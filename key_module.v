==> flow/design.v <==
module keymodule(
	input clk,
	input [3:0] KEY_R,
	output reg[3:0] KEY_C = 4'b0111,
	output reg[7:0] out= 8'hxx,
	input key_clr
);
	reg [1:0] cnt = 2'b0;
	reg[4:0] num=5'd16;
	reg[31:0] count_num=32'b1;
always  @(posedge clk)
begin
		if(!key_clr)
		begin
			out<=16'h0000;
		end
		else
		begin
			cnt = cnt + 1'b1;
			case (cnt)
				2'b00:	KEY_C <= 4'b1110;
				2'b01:	KEY_C <= 4'b1101;
				2'b10:	KEY_C <= 4'b1011;
				2'b11:	KEY_C <= 4'b0111;         
			endcase
			if(KEY_R==4'b1111)
			begin
				num=5'd16;
			end
			else 
			begin 
				  case ({KEY_C, KEY_R})
					 8'b1011_1110: num = 5'd0;
					 8'b0111_0111: num = 5'd1;
					 8'b1011_0111: num = 5'd2;
					 8'b1101_0111: num = 5'd3;
					 8'b0111_1011: num = 5'd4;
					 8'b1011_1011: num = 5'd5;
					 8'b1101_1011: num = 5'd6;
					 8'b0111_1101: num = 5'd7;  
					 8'b1011_1101: num = 5'd8;
					 8'b1101_1101: num = 5'd9;
					 8'b1110_0111: num = 5'd10;
					 8'b1110_1011: num = 5'd11;  
					 8'b1110_1101: num = 5'd12;
					 8'b1110_1110: num = 5'd13;
					 8'b0111_1110: num = 5'd14;
					 8'b1101_1110: num = 5'd15;  
				  endcase
			end
			begin
				if(num == 5'b1_0000)
					begin
						if(count_num == 32'b0)begin
							count_num = 32'd100001;end
						count_num = count_num + 1'b1;
					end
				else if(count_num > 32'd100000)
					begin
						count_num = 32'b1;
						begin
						out=out<<4;
						out[3:0] = num[3:0];
						end
					end
			end
			end
end
endmodule   
Step by step through the tools: keymodule
Tool output for the design above, in the order of the flow.
Lines are those of the file above, counted from 1.
Cell names lack the library's common part.
Not given: -

design
  top module = keymodule
  clock = clk
  library = sky130hd
  corner = tt_025C_1v80

Word level
Counts by Yosys on the flattened word-level netlist (proc, flatten, opt, wreduce; memories kept). Register bits leave out memories and registers merged into their read ports (data or address). Print and check cells are left out. Cells with the same type and inputs are merged into one.

bit counts
  register bits after elaboration = 51
  word-level cells = 44
  bits of input ports = 6
  output and inout port bits = 12

cells by class
  bitwise logic cells = 1
  $add $sub $neg = 2
  equal/unequal tests = 21
  $lt $le $gt $ge = 1
  reduce/logical cells = 5
  mux-type cells = 9

operators with widths
  operator                                               count
  two-way mux 32 bit                                     5
  equality test 8 bit (second input constant)            12
  case mux 5 bit (select 16 bit)                         1
  adder 32 x 1 -> 32 bit (second input constant)         1
  > comparator 32 x 17 -> 1 bit (second input constant)  1
  logical NOT 32 bit                                     1
  equality test 8 x 7 -> 1 bit (second input constant)   4
  case mux 4 bit (select 4 bit)                          1
  two-way mux 5 bit                                      2
  equality test 5 bit (second input constant)            1
  equality test 2 bit (second input constant)            2
  AND reduction 2 bit                                    2
  equality test 4 bit (second input constant)            1
  adder 2 x 1 -> 2 bit (second input constant)           1
  equality test 2 x 1 -> 1 bit (second input constant)   1
  logical NOT 2 bit                                      1
  nonzero test 2 bit                                     1
  inverter 1 bit                                         1

Depth
Yosys ltp: most cells in a row. Word level: on the elaborated netlist, between registers, memories and ports. Mapped: between sequential cells and ports; inverters and the memories' decode and read muxes count.

depth
  word-level depth = 9
  ABC_AREA = 0
  depth in mapped cells = 11
  gate-level depth less buffers = 11

Synthesis result
The flow's flattened synthesis, as Yosys stat reports it; memories are mapped. The netlist is that of the ABC_AREA named above (0 if unset); the other value can give another one.

synthesis totals
  cell count = 300
  mapped flip-flops = 51
  chip area (Yosys) = 2,974.1 sq um
  area of sequential cells = 1,451.4 sq um
  buffers = 12

cell types
  type      count  area in all (sq um)
  edfxtp_1  43     1.29E+03
  xnor2_1   21     183.926
  dfxtp_1   8      160.154
  nor2_1    42     157.651
  nand2_1   28     105.101
  xor2_1    10     87.584
  nor3_1    14     70.067
  nor4_1    11     68.816
  nand3_1   13     65.062
  ha_1      5      62.56
  nand4b_1  7      61.309
  mux2i_1   5      50.048
  buf_2     9      45.043
  inv_1     12     45.043
  o21ai_0   9      45.043
  nand4_1   7      43.792
  a21oi_1   7      35.034
  and3_1    5      31.28

Not listed: further types 30, cells in them 44.

Worst setup path after synthesis
Path of least setup slack by OpenSTA after synthesis, without wires, with an ideal clock, recovery checks aside; 20% of the period is set as input and as output delay. Where synthesis merged equal registers, the netlist keeps one of their names.

path post-synthesis
  path kind = input to register
  start point = input port KEY_R[1]
  end point = register count_num[0]
  stages = 8
  data arrival time = 2.890 ns
  clock period = 3.78 ns
  launch time at the first pin = 0.756 ns
  delay of the path = 2.525 ns
  slack = 0.499 ns
  period reached after synthesis = 3.281 ns

"delay of the path" is the arrival time less input delay plus setup time.
"stages": output pins that drive a net of the path, with the launching flip-flop's if there is one; two outputs of one cell count as two.
"period reached after synthesis" is the clock period less the worst setup slack; recovery checks do not enter. This is arithmetic on one report: input and output delays are still those of the set period (20% each).
Between the ends stands the longest chain of elaborated cells between them, by number of cells; it is not shown to be the way that was timed. Of several equally long chains one is given.
A line is the first line of the expression or statement that the cell stems from. Yosys adds cells for indexed reads and writes and turns some case tables into memories.
A register here has more assigning lines than the two given.
Only ways into the end's enable, where the timed path ends, are counted here.

between the ends, post-synthesis
  cell sequence = buf_2 -> nand2b_1 -> nor4_1 -> nor2_1 -> and2_1 -> a31oi_2 -> a21o_1 -> o21a_1
  cells in the longest elaborated chain = 7
  elaborated cells between the ends (all ways) = 23
  those cells by class = eq/ne: 18; mux: 3; reduce/logical: 2

RTL lines, path post-synthesis
  what                            line  text
  start: declaration              3     input [3:0] KEY_R,
  equality test 8 bit             32    case ({KEY_C, KEY_R})
  case mux 5 bit (select 16 bit)  32
  two-way mux 5 bit               26    if(KEY_R==4'b1111)
  two-way mux 5 bit               13    if(!key_clr)
  equality test 5 bit             52    if(num == 5'b1_0000)
  nonzero test 2 bit              -
  AND reduction 2 bit             -
  end: assignment                 55    count_num = 32'd100001;end
  end: assignment                 56    count_num = count_num + 1'b1;
  end: declaration                10    reg[31:0] count_num=32'b1;

Worst path after layout
Path of least setup slack in the final report of job 1 (OpenROAD, finished layout, wires in). Where an end is a register, its clock arrival counts in the times.

path post-layout
  path kind = register to register
  start point = register count_num[14]
  end point = register count_num[26]
  data arrival time = 2.81 ns
  clock period = 1.96 ns
  launch time at the first pin = 0.31 ns
  stages = 12
  slack = -0.77 ns

Between the ends stands the longest chain of elaborated cells between them, by number of cells; it is not shown to be the way that was timed. Of several equally long chains one is given.
A register here has more assigning lines than the two given.
The path ends at the data pin of a flip-flop with enable; ways to the enable are not counted.

between the ends, post-layout
  cell sequence = edfxtp_1 -> nor4_4 -> nand3_2 -> nor4_4 -> or2_4 -> ha_4 -> and3_4 -> and3_4 -> o211ai_4 -> nor4_2 -> xnor2_1 -> nor2_2
  cells in the longest elaborated chain = 6
  elaborated cells between the ends (all ways) = 8
  those cells by class = add/sub: 1; compare: 1; mux: 5; reduce/logical: 1

RTL lines, path post-layout
  what                    line  text
  start: declaration      10    reg[31:0] count_num=32'b1;
  start: assignment       55    count_num = 32'd100001;end
  start: assignment       56    count_num = count_num + 1'b1;
  logical NOT 32 bit      54    if(count_num == 32'b0)begin
  two-way mux 32 bit      54
  two-way mux 32 bit      52    if(num == 5'b1_0000)
  two-way mux 32 bit      13    if(!key_clr)
  adder 32 x 1 -> 32 bit  56
  two-way mux 32 bit      52
  end: assignment         55
  end: assignment         56
  end: declaration        10

==> results <==
Measured results for keymodule: 2 stored runs of the Yosys and OpenROAD flow on sky130hd. The settings differ; the order carries no meaning. The constraints put input and output delay at 20% of the set period each and load the outputs with 0.01 pF.
By "period achieved" is meant the clock period of the run minus its worst setup slack. This is arithmetic on one report: input and output delays are still those of the set period (20% each).
By "time on the worst setup path" is meant the share of the clock period that the worst setup path is allowed (20% is reserved at inputs, 20% at outputs), minus its slack. Clock arrival times at its registers enter into it.
By "total power of the final layout" is meant OpenSTA's value without simulated activity: inputs other than the clock are taken to toggle once in ten clock periods, and the tool carries that through the logic.
Among the settings, . means not set for that run.

setting or result                         job 1                 job 2
period_ns                                 1.96                  3.25
CORE_UTILIZATION                          36                    29
SETUP_SLACK_MARGIN                        0.06                  .
PLACE_DENSITY_LB_ADDON                    0.22                  .
GPL_TIMING_DRIVEN                         0                     .
GPL_ROUTABILITY_DRIVEN                    1                     .
CAP_MARGIN                                10                    20
SLEW_MARGIN                               40                    20
MIN_ROUTING_LAYER                         met1                  .
CORE_MARGIN                               2                     2
Yosys chip area after synthesis (sq um)   2,974.1               2,974.1
die area (sq um)                          9,004.1               11,081.8
standard-cell area after routing (sq um)  4,209.0               3,502.1
setup slack of the critical path (ns)     -0.771                0.215
setup total negative slack (ns)           -35.082               0.000
worst hold slack after layout (ns)        0.468                 0.463
total power of the final layout (µW)      2,509                 1,364
period achieved (ns)                      2.731                 3.035
time on the worst setup path (ns)         2.73                  3.03
worst path kind                           register to register  register to register
