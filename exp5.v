==> flow/design.v <==
module count_second(input clk,output reg[31:0] second_counter=32'h0000_0000);
always@(negedge clk)
	begin
		if(second_counter==32'd100000)
		second_counter <= 0;
		else 
		second_counter<=second_counter+1;
	end
endmodule
module exp5(
	input clk,
	input [1:0]RA,
	input wr,
	input rd,
	input [1:0]M,
	input clr,
	input [7:0] key_out,
	input [7:0] res_alu,
	output [7:0] R0,
	output [7:0] R1,
	output [7:0] R2,
	output [7:0] R3,
	output [7:0] PC
);
	wire [7:0] DATA_INPUT;
	assign DATA_INPUT=key_out;
	wire [31:0]second_counter;
	wire [7:0] X,Y;
	count_second cs (clk,second_counter);
	pc_function pf  (clk,clr,second_counter,DATA_INPUT,M,PC,Y,res_alu);
	reg_function rf (clk,wr,rd,RA,DATA_INPUT,R0,R1,R2,R3,X,res_alu);
endmodule
module pc_function(input clk,input clr,input [31:0]second_counter,input [7:0]DATA_INPUT,input [1:0]M,output reg[7:0]PC,output reg[7:0] Y
,input [7:0] res_alu
);
always@(negedge clk or negedge clr)
	begin
		if(!clr)
		begin
			PC<=8'h00;
		end
		else if(!clk)
		begin
			case(M)
				2'b00:
				begin 
					if(!second_counter) PC<=PC+1;
				end
				2'b01:
				begin 
					if(!second_counter) PC<=PC-1;
				end
				2'b10:
					begin
						PC<=DATA_INPUT;
					end
				2'b11:
					begin 
						PC<=res_alu;
					end
			endcase
			Y<=PC;		
		end
	end
endmodule
module reg_function(
	input clk,
	input wr,
	input rd,
	input [1:0] RA,
	input [7:0] DATA_INPUT,
	output reg[7:0]R0,
	output reg[7:0]R1,
	output reg[7:0]R2,
	output reg[7:0]R3,
	output reg[7:0]X,
	input [7:0] res_alu
);
always@(negedge clk)
	begin
		case(RA)
				2'b00:
				begin
					X<=R0;
					if(wr==0&&rd==1)
					begin
						R0<=DATA_INPUT;
					end
					else if(wr==1&&rd==1)
					begin
						R0<=res_alu;
					end
				end
				2'b01:
				begin
					X<=R1;
					if(wr==0&&rd==1)
					begin
						R1<=DATA_INPUT;
					end
					else if(wr==1&&rd==1)
					begin
						R1<=res_alu;
					end
				end
				2'b10:
				begin
					X<=R2;
					if(wr==0&&rd==1)
					begin
						R2<=DATA_INPUT;
					end
					else if(wr==1&&rd==1)
					begin
						R2<=res_alu;
					end
				end
				2'b11:
				begin
					X<=R3;
					if(wr==0&&rd==1)
					begin
						R3<=DATA_INPUT;
					end
					else if(wr==1&&rd==1)
					begin
						R3<=res_alu;
					end
				end
			endcase
	end
	endmodule
# --- Step by step through the tools: exp5 ---
# What the tools print for exp5, step after step.
# Line numbers count from 1 in the design file above.
setup:
  top_module: "exp5"
  clk_port: "clk"
  cell_library: "sky130hd"
  pvt_corner: "tt_025C_1v80"

# --- After elaboration ---
# Source: Yosys, flattened and elaborated, memories not mapped. Widths are those after wreduce. Registers that Yosys merges into a memory's read port (data or address) are not register bits. Print and check cells do not count. Equal cells are merged and count once.
bits:
  ff_bits: 72
  latch_bits: 0
  ram_bits: 0
  rom_bits: 0
  clocked_rd_ports_x_width: 0
  mem_count: 0
  input_bits: 24
  out_inout_bits: 40
  word_cells: 36
classes:
  n_addsub: 3
  multipliers: 0
  div_mod_pow: 0
  compare: 0
  equal: 9
  shift: 0
  mux: 5
  logic: 1
  reduce_and_logical: 12
ops:
  columns: ["operator", "count"]
  rows:
  - ["32-bit by 1-bit adder with 32-bit output with constant B", 1]
  - ["32-bit by 17-bit equality test with 1-bit output with constant B", 1]
  - ["32-bit logical NOT", 1]
  - ["8-bit parallel mux with 4-bit select", 1]
  - ["8-bit 2-to-1 mux", 4]
  - ["2-bit equality test with constant B", 4]
  - ["2-bit AND reduction", 4]
  - ["8-bit by 1-bit adder with 8-bit output with constant B", 1]
  - ["8-bit by 1-bit subtractor with 8-bit output with constant B", 1]
  - ["2-bit by 1-bit equality test with 1-bit output with constant B", 2]
  - ["2-bit by 1-bit != test with 1-bit output with constant B", 2]
  - ["2-bit logical NOT", 2]
  - ["4-bit nonzero test", 1]
  - ["3-bit AND reduction", 1]
  - ["1-bit logical AND", 2]
  - ["2-bit nonzero test", 1]
  - ["1-bit inverter", 1]

# --- Logic depth ---
# Longest topological path by Yosys (ltp), each cell counted once; first at word level (registers and memories cut), then after technology mapping (sequential cells cut; the memories' decode and read muxes count).
logic_depth:
  depth_word: 4
  ABC_AREA: 1
  mapped_depth: 15
  depth_no_buf: 15

# --- After synthesis ---
# The flow's flattened synthesis, as Yosys stat reports it; memories are mapped. The netlist is that of the ABC_AREA named above (0 if unset); the other value can give another one.
by_type:
  columns: ["cell", "count", "type_area_um2"]
  rows:
  - ["sky130_fd_sc_hd__edfxtp_1", 32, 960.922]
  - ["sky130_fd_sc_hd__dfxtp_1", 32, 640.614]
  - ["sky130_fd_sc_hd__nand2_1", 87, 326.563]
  - ["sky130_fd_sc_hd__inv_1", 62, 232.723]
  - ["sky130_fd_sc_hd__dfrtn_1", 8, 200.192]
  - ["sky130_fd_sc_hd__xor2_1", 22, 192.685]
  - ["sky130_fd_sc_hd__nor2_1", 48, 180.173]
  - ["sky130_fd_sc_hd__nand3_1", 30, 150.144]
  - ["sky130_fd_sc_hd__o21ai_0", 22, 110.106]
  - ["sky130_fd_sc_hd__nor3_1", 19, 95.091]
  - ["sky130_fd_sc_hd__nand4_1", 15, 93.84]
  - ["sky130_fd_sc_hd__a21oi_1", 12, 60.058]
  - ["sky130_fd_sc_hd__nor4_1", 8, 50.048]
  - ["sky130_fd_sc_hd__ha_1", 3, 37.536]
  - ["sky130_fd_sc_hd__nor2_4", 3, 33.782]
  - ["sky130_fd_sc_hd__nor3_4", 2, 32.531]
  - ["sky130_fd_sc_hd__nand3_2", 3, 30.029]
  - ["sky130_fd_sc_hd__nor3_2", 3, 30.029]
# Other cell types: 14; their cells: 28.
synth_totals:
  cell_count: 439
  synth_area_mm2: 0.0036385
  ff_cells: 72
  n_buf: 6

# Below are 2 stored runs of the flow (Yosys, OpenROAD; platform sky130hd) on exp5, each with its settings and what was measured, unordered. Constraints: input delay and output delay 20% of the set period each, output load 0.01 pF.
# "totalPower_uw": no workload was simulated; the value follows from the tool's default switching activity.
runs:
  - name: "job 1"
    settings:
      period_ns: 13.6
      CORE_UTILIZATION: 58
      SETUP_SLACK_MARGIN: 2.03
      PLACE_DENSITY_LB_ADDON: 0.02
      CELL_PAD_IN_SITES_GLOBAL_PLACEMENT: 2
      CELL_PAD_IN_SITES_DETAIL_PLACEMENT: 2
      TNS_END_PERCENT: 50
      ABC_AREA: 1
      GPL_TIMING_DRIVEN: 1
      CTS_CLUSTER_DIAMETER: 117
      SLEW_MARGIN: 20
      MIN_ROUTING_LAYER: "met1"
      MAX_ROUTING_LAYER: "met5"
      CAP_MARGIN: 20
      CORE_MARGIN: 2
    outcome: "unfinished; error FLW-0024 in placement"
  - name: "job 2"
    settings:
      period_ns: 4.5
      CORE_UTILIZATION: 58
      PLACE_DENSITY_LB_ADDON: 0.13
      CORE_ASPECT_RATIO: 0.75
      GPL_TIMING_DRIVEN: 1
      GPL_ROUTABILITY_DRIVEN: 1
      SLEW_MARGIN: 35
      CAP_MARGIN: 20
      CORE_MARGIN: 2
    results:
      post_route_stdcell_area_mm2: 0.0045731
      synthArea_mm2: 0.0032544
      util_frac: 0.85
      timing.hold.ws_ps: 491
      design_die_area_mm2: 0.0062324
      worst_setup_slack_ps: 2
      totalPower_uw: 1709
