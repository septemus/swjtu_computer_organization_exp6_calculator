==> flow/design.v <==
module exp4(
	input clk,
	input [2:0]S,
	input cin,
	input [15:0] operators,
	output exceed,
	output [15:0] ans,
	output [7:0] X,
	output [7:0] Y,
	output [7:0] alu_res
);
midware mw(operators,X,Y,clk);
assign N={X,Y,ans};
assign alu_res=ans[7:0];
manipulate man(clk,S,X,Y,cin,ans,exceed);
endmodule
module manipulate(
	input clk,
	input [2:0]S,
	input [7:0]X,
	input [7:0]Y,
	input cin,
	output reg[15:0]ans,
	output reg exceed
	);
	initial
	begin
		ans<=8'h00;
	end
	always@(posedge clk)
	begin
			case(S)
				3'b000:ans<=16'b0000_0000_0000_0000;
				3'b001:ans<={8'b0000_0000,X&Y};
				3'b010:ans<={8'b0000_0000,X|Y};
				3'b011:ans<={8'b0000_0000,X^Y};
				3'b100:
				begin 
					ans<=X+Y+(cin?1'b0:1'b1);
				end
				3'b101:ans<={8'b0000_0000,X[6:0],1'b0};
				3'b110:ans<={8'b0000_0000,1'b0,X[7:1]};
				3'b111:ans<={8'b0000_0000,((X>>7)&1)?1:0,X[7:1]};
			endcase
	end
	always@(posedge clk)
	begin
		if(S==3'b100)
		begin
			if( ans[8]^ans[7] ) exceed<=1;
			else exceed<=0;
		end
		else exceed<=0;
	end
endmodule
module midware(
	input [15:0]key_out,
	output reg [7:0] X,
	output reg [7:0] Y,
	input clk
);
	always@(posedge clk)
	begin
		X<=key_out[15:8];
		Y<=key_out[7:0];
	end
endmodule
From RTL to reports: exp4
Tool output for the design above, in the order of the flow.
Lines are those of the file above, counted from 1.
Operators: Yosys type, input widths -> output width; for muxes data width and select width s.
Cell names lack the library's common part.
{"block": "design", "design": "exp4", "clock": "clk", "lib": "sky130hd", "lib_corner": "tt_025C_1v80"}

After elaboration
Source: Yosys, flattened and elaborated, memories not mapped. Widths are those after wreduce; folded enables and synchronous resets count as part of the registers. Registers that Yosys merges into a memory's read port (data or address) are not register bits. Print and check cells do not count. Equal cells are merged and count once.
{"block": "word_totals", "ff_bits": 33, "inputBits": 21, "out_inout_bits": 41, "word_cells": 22}
{"block": "op_classes", "add_sub_neg": 2, "equal": 7, "mux": 4, "logic": 4, "n_reduce_logical": 1}
{"block": "op_table", "op": "$pmux 16 s8", "count": 1}
{"block": "op_table", "op": "$add 16x1->16", "count": 1}
{"block": "op_table", "op": "$eq 3x3->1 const B", "count": 4}
{"block": "op_table", "op": "$add 8x8->9", "count": 1}
{"block": "op_table", "op": "$and 8x8->8", "count": 1}
{"block": "op_table", "op": "$or 8x8->8", "count": 1}
{"block": "op_table", "op": "$xor 8x8->8", "count": 1}
{"block": "op_table", "op": "$eq 3x2->1 const B", "count": 2}
{"block": "op_table", "op": "$eq 3x1->1 const B", "count": 1}
{"block": "op_table", "op": "$logic_not 3->1", "count": 1}
{"block": "op_table", "op": "$mux 1", "count": 3}
{"block": "op_table", "op": "$xor 1x1->1", "count": 1}

Longest topological paths
Yosys ltp: most cells in a row. Word level: on the elaborated netlist, between registers, memories and ports. Mapped: between sequential cells and ports; inverters and the memories' decode and read muxes count.
{"block": "logic_depth", "ltp_word": 3, "ABC_AREA": 0, "depth_mapped": 9, "depth_no_buf": 9}

After synthesis
The flow's flattened synthesis, as Yosys stat reports it; memories are mapped. The netlist is that of the ABC_AREA named above (0 if unset); the other value can give another one.
Totals and module areas in this step are rounded.
{"block": "by_type", "cell": "dfxtp_1", "count": 27, "area_total_um2": 540.518}
{"block": "by_type", "cell": "ha_1", "count": 18, "area_total_um2": 225.216}
{"block": "by_type", "cell": "buf_4", "count": 14, "area_total_um2": 105.101}
{"block": "by_type", "cell": "a21oi_1", "count": 17, "area_total_um2": 85.082}
{"block": "by_type", "cell": "inv_1", "count": 22, "area_total_um2": 82.579}
{"block": "by_type", "cell": "mux2i_1", "count": 8, "area_total_um2": 80.077}
{"block": "by_type", "cell": "xnor2_1", "count": 7, "area_total_um2": 61.309}
{"block": "by_type", "cell": "nor2_1", "count": 14, "area_total_um2": 52.55}
{"block": "by_type", "cell": "o21ai_0", "count": 10, "area_total_um2": 50.048}
{"block": "by_type", "cell": "buf_6", "count": 4, "area_total_um2": 45.043}
{"block": "by_type", "cell": "o22ai_1", "count": 5, "area_total_um2": 31.28}
{"block": "by_type", "cell": "nand2_1", "count": 8, "area_total_um2": 30.029}
{"block": "by_type", "cell": "a221oi_1", "count": 3, "area_total_um2": 26.275}
{"block": "by_type", "cell": "xor2_1", "count": 3, "area_total_um2": 26.275}
{"block": "by_type", "cell": "a211oi_2", "count": 2, "area_total_um2": 25.024}
{"block": "by_type", "cell": "xnor3_1", "count": 1, "area_total_um2": 22.522}
{"block": "by_type", "cell": "fa_1", "count": 1, "area_total_um2": 20.019}
{"block": "by_type", "cell": "and3_1", "count": 3, "area_total_um2": 18.768}
Not listed: further types 29, cells in them 36.
{"block": "mapped", "stdcells": 203, "synth_area_um2": 1803, "seqArea_um2": 540.5, "flip_flops": 27, "n_buf": 23}
The figures by module come from a second, unflattened synthesis with its own total; it is not the netlist above.
{"block": "hier_totals", "cells_unflattened": 175, "area_unflattened_um2": 1551}
Rows give one instance, submodules left out.
{"block": "modules", "module": "manipulate", "instances": 1, "n_cells": 151, "area_um2": 1171, "seq_area_um2": 200.2}
{"block": "modules", "module": "midware", "instances": 1, "n_cells": 16, "area_um2": 320.3, "seq_area_um2": 320.3}
{"block": "modules", "module": "exp4", "instances": 1, "n_cells": 8, "area_um2": 60.1, "seq_area_um2": 0.0}

Timing after synthesis
OpenSTA on the mapped netlist: ideal clock, no wires. The path of least setup slack (recovery checks aside). Input and output delay are each 20% of the period. Register names are those of the netlist, which keeps one name where synthesis merged equal registers.
{"block": "synth_timing", "kind": "reg-to-reg", "from": "register mw.X[0]", "to": "register man.ans[6]", "clock_period_ns": 2.9, "setup_ns": 0.079, "launch_ns": 0.000, "t_arrival_ns": 2.117, "required_time_ns": 2.821, "path_slack_ns": 0.705, "delay_ns": 2.196, "path_stages": 9, "path_buffers": 0, "period_less_setup_slack_ns": 2.195}
"delay_ns" = arrival - input delay + setup time.
"path_stages": output pins that drive a net of the path, with the launching flip-flop's if there is one; two outputs of one cell count as two.
"period_less_setup_slack_ns" = period - worst setup slack (recovery checks aside). The figure is calculated, with input and output delays left at 20% of the set period.
Between the ends stands the longest chain of elaborated cells between them, by number of cells; it is not shown to be the way that was timed. Of several equally long chains one is given.
A line is the first line of the expression or statement that the cell stems from. Yosys adds cells for indexed reads and writes and turns some case tables into memories.
A register here has more assigning lines than the two given.
{"block": "synth_between", "cell_sequence": "dfxtp_1 ha_1 fa_1 a211oi_2 nor2_2 xnor2_2 nand3_2 xnor3_1 o221ai_2", "elab_chain_len": 3, "cone_cells": 3, "lines_between": 2, "cone_classes": "2 x add/sub; 1 x mux"}
{"block": "synth_lines", "element": "from (decl)", "line_no": 58, "rtl": "output reg [7:0] X,"}
{"block": "synth_lines", "element": "from (assign)", "line_no": 64, "rtl": "X<=key_out[15:8];"}
{"block": "synth_lines", "element": "$add 8x8->9", "line_no": 39, "rtl": "ans<=X+Y+(cin?1'b0:1'b1);"}
{"block": "synth_lines", "element": "$add 16x1->16", "line_no": 39}
{"block": "synth_lines", "element": "$pmux 16 s8", "line_no": 32, "rtl": "case(S)"}
{"block": "synth_lines", "element": "to (assign)", "line_no": 34, "rtl": "3'b001:ans<={8'b0000_0000,X&Y};"}
{"block": "synth_lines", "element": "to (assign)", "line_no": 35, "rtl": "3'b010:ans<={8'b0000_0000,X|Y};"}
{"block": "synth_lines", "element": "to (decl)", "line_no": 23, "rtl": "output reg[15:0]ans,"}

Timing after layout
Path of least setup slack in the final report of record 2 (OpenROAD, finished layout, wires in). Where an end is a register, its clock arrival counts in the times.
{"block": "layout_timing", "kind": "reg-to-reg", "from": "register mw.X[0]", "to": "register man.ans[6]", "clock_period_ns": 2.67, "setup_ns": 0.07, "launch_ns": 0.27, "t_arrival_ns": 2.51, "required_time_ns": 2.88, "path_slack_ns": 0.37, "path_stages": 9, "path_buffers": 0}
Between the ends stands the longest chain of elaborated cells between them, by number of cells; it is not shown to be the way that was timed. Of several equally long chains one is given.
A register here has more assigning lines than the two given.
{"block": "layout_between", "cell_sequence": "dfxtp_1 ha_1 fa_1 a211oi_2 nor2_2 xnor2_2 nand3_2 xnor3_1 o221ai_2", "elab_chain_len": 3, "cone_cells": 3, "lines_between": 2, "cone_classes": "2 x add/sub; 1 x mux"}
{"block": "layout_lines", "element": "from (decl)", "line_no": 58, "rtl": "output reg [7:0] X,"}
{"block": "layout_lines", "element": "from (assign)", "line_no": 64, "rtl": "X<=key_out[15:8];"}
{"block": "layout_lines", "element": "$add 8x8->9", "line_no": 39, "rtl": "ans<=X+Y+(cin?1'b0:1'b1);"}
{"block": "layout_lines", "element": "$add 16x1->16", "line_no": 39}
{"block": "layout_lines", "element": "$pmux 16 s8", "line_no": 32, "rtl": "case(S)"}
{"block": "layout_lines", "element": "to (assign)", "line_no": 34, "rtl": "3'b001:ans<={8'b0000_0000,X&Y};"}
{"block": "layout_lines", "element": "to (assign)", "line_no": 35, "rtl": "3'b010:ans<={8'b0000_0000,X|Y};"}
{"block": "layout_lines", "element": "to (decl)", "line_no": 23, "rtl": "output reg[15:0]ans,"}

Appendix: measured runs

Measured results for exp4: 2 stored runs of the Yosys and OpenROAD flow on sky130hd. The settings differ; the order carries no meaning. The constraints put input and output delay at 20% of the set period each and load the outputs with 0.01 pF.
"final_power_mw" rests on the timing tool's default activity at the inputs, not on a simulated workload.
The measured numbers are rounded.

{"run": "record 1", "settings": { "period_ns": 2.05, "CORE_UTILIZATION": 50, "SETUP_SLACK_MARGIN": 0.37, "PLACE_DENSITY": 0.73, "CORE_ASPECT_RATIO": 1.88, "CELL_PAD_IN_SITES_GLOBAL_PLACEMENT": 2, "CELL_PAD_IN_SITES_DETAIL_PLACEMENT": 1, "TNS_END_PERCENT": 25, "GPL_TIMING_DRIVEN": 1, "CTS_CLUSTER_DIAMETER": 298, "CAP_MARGIN": 5, "SLEW_MARGIN": 35, "MAX_ROUTING_LAYER": "met5", "CORE_MARGIN": 2 }, "outcome": "no final report: placement broke off with GPL-0301"}
{"run": "record 2", "settings": { "period_ns": 2.67, "CORE_UTILIZATION": 17, "CAP_MARGIN": 20, "CORE_MARGIN": 2, "SLEW_MARGIN": 20 }, "results": { "finish.stdcell_area_um2": 2434, "final_power_mw": 1.066, "post_synth_area_um2": 1803, "design.die.area_um2": 11450, "fin_hold_ws_ns": 0.539, "ws_setup_ns": 0.370 }}
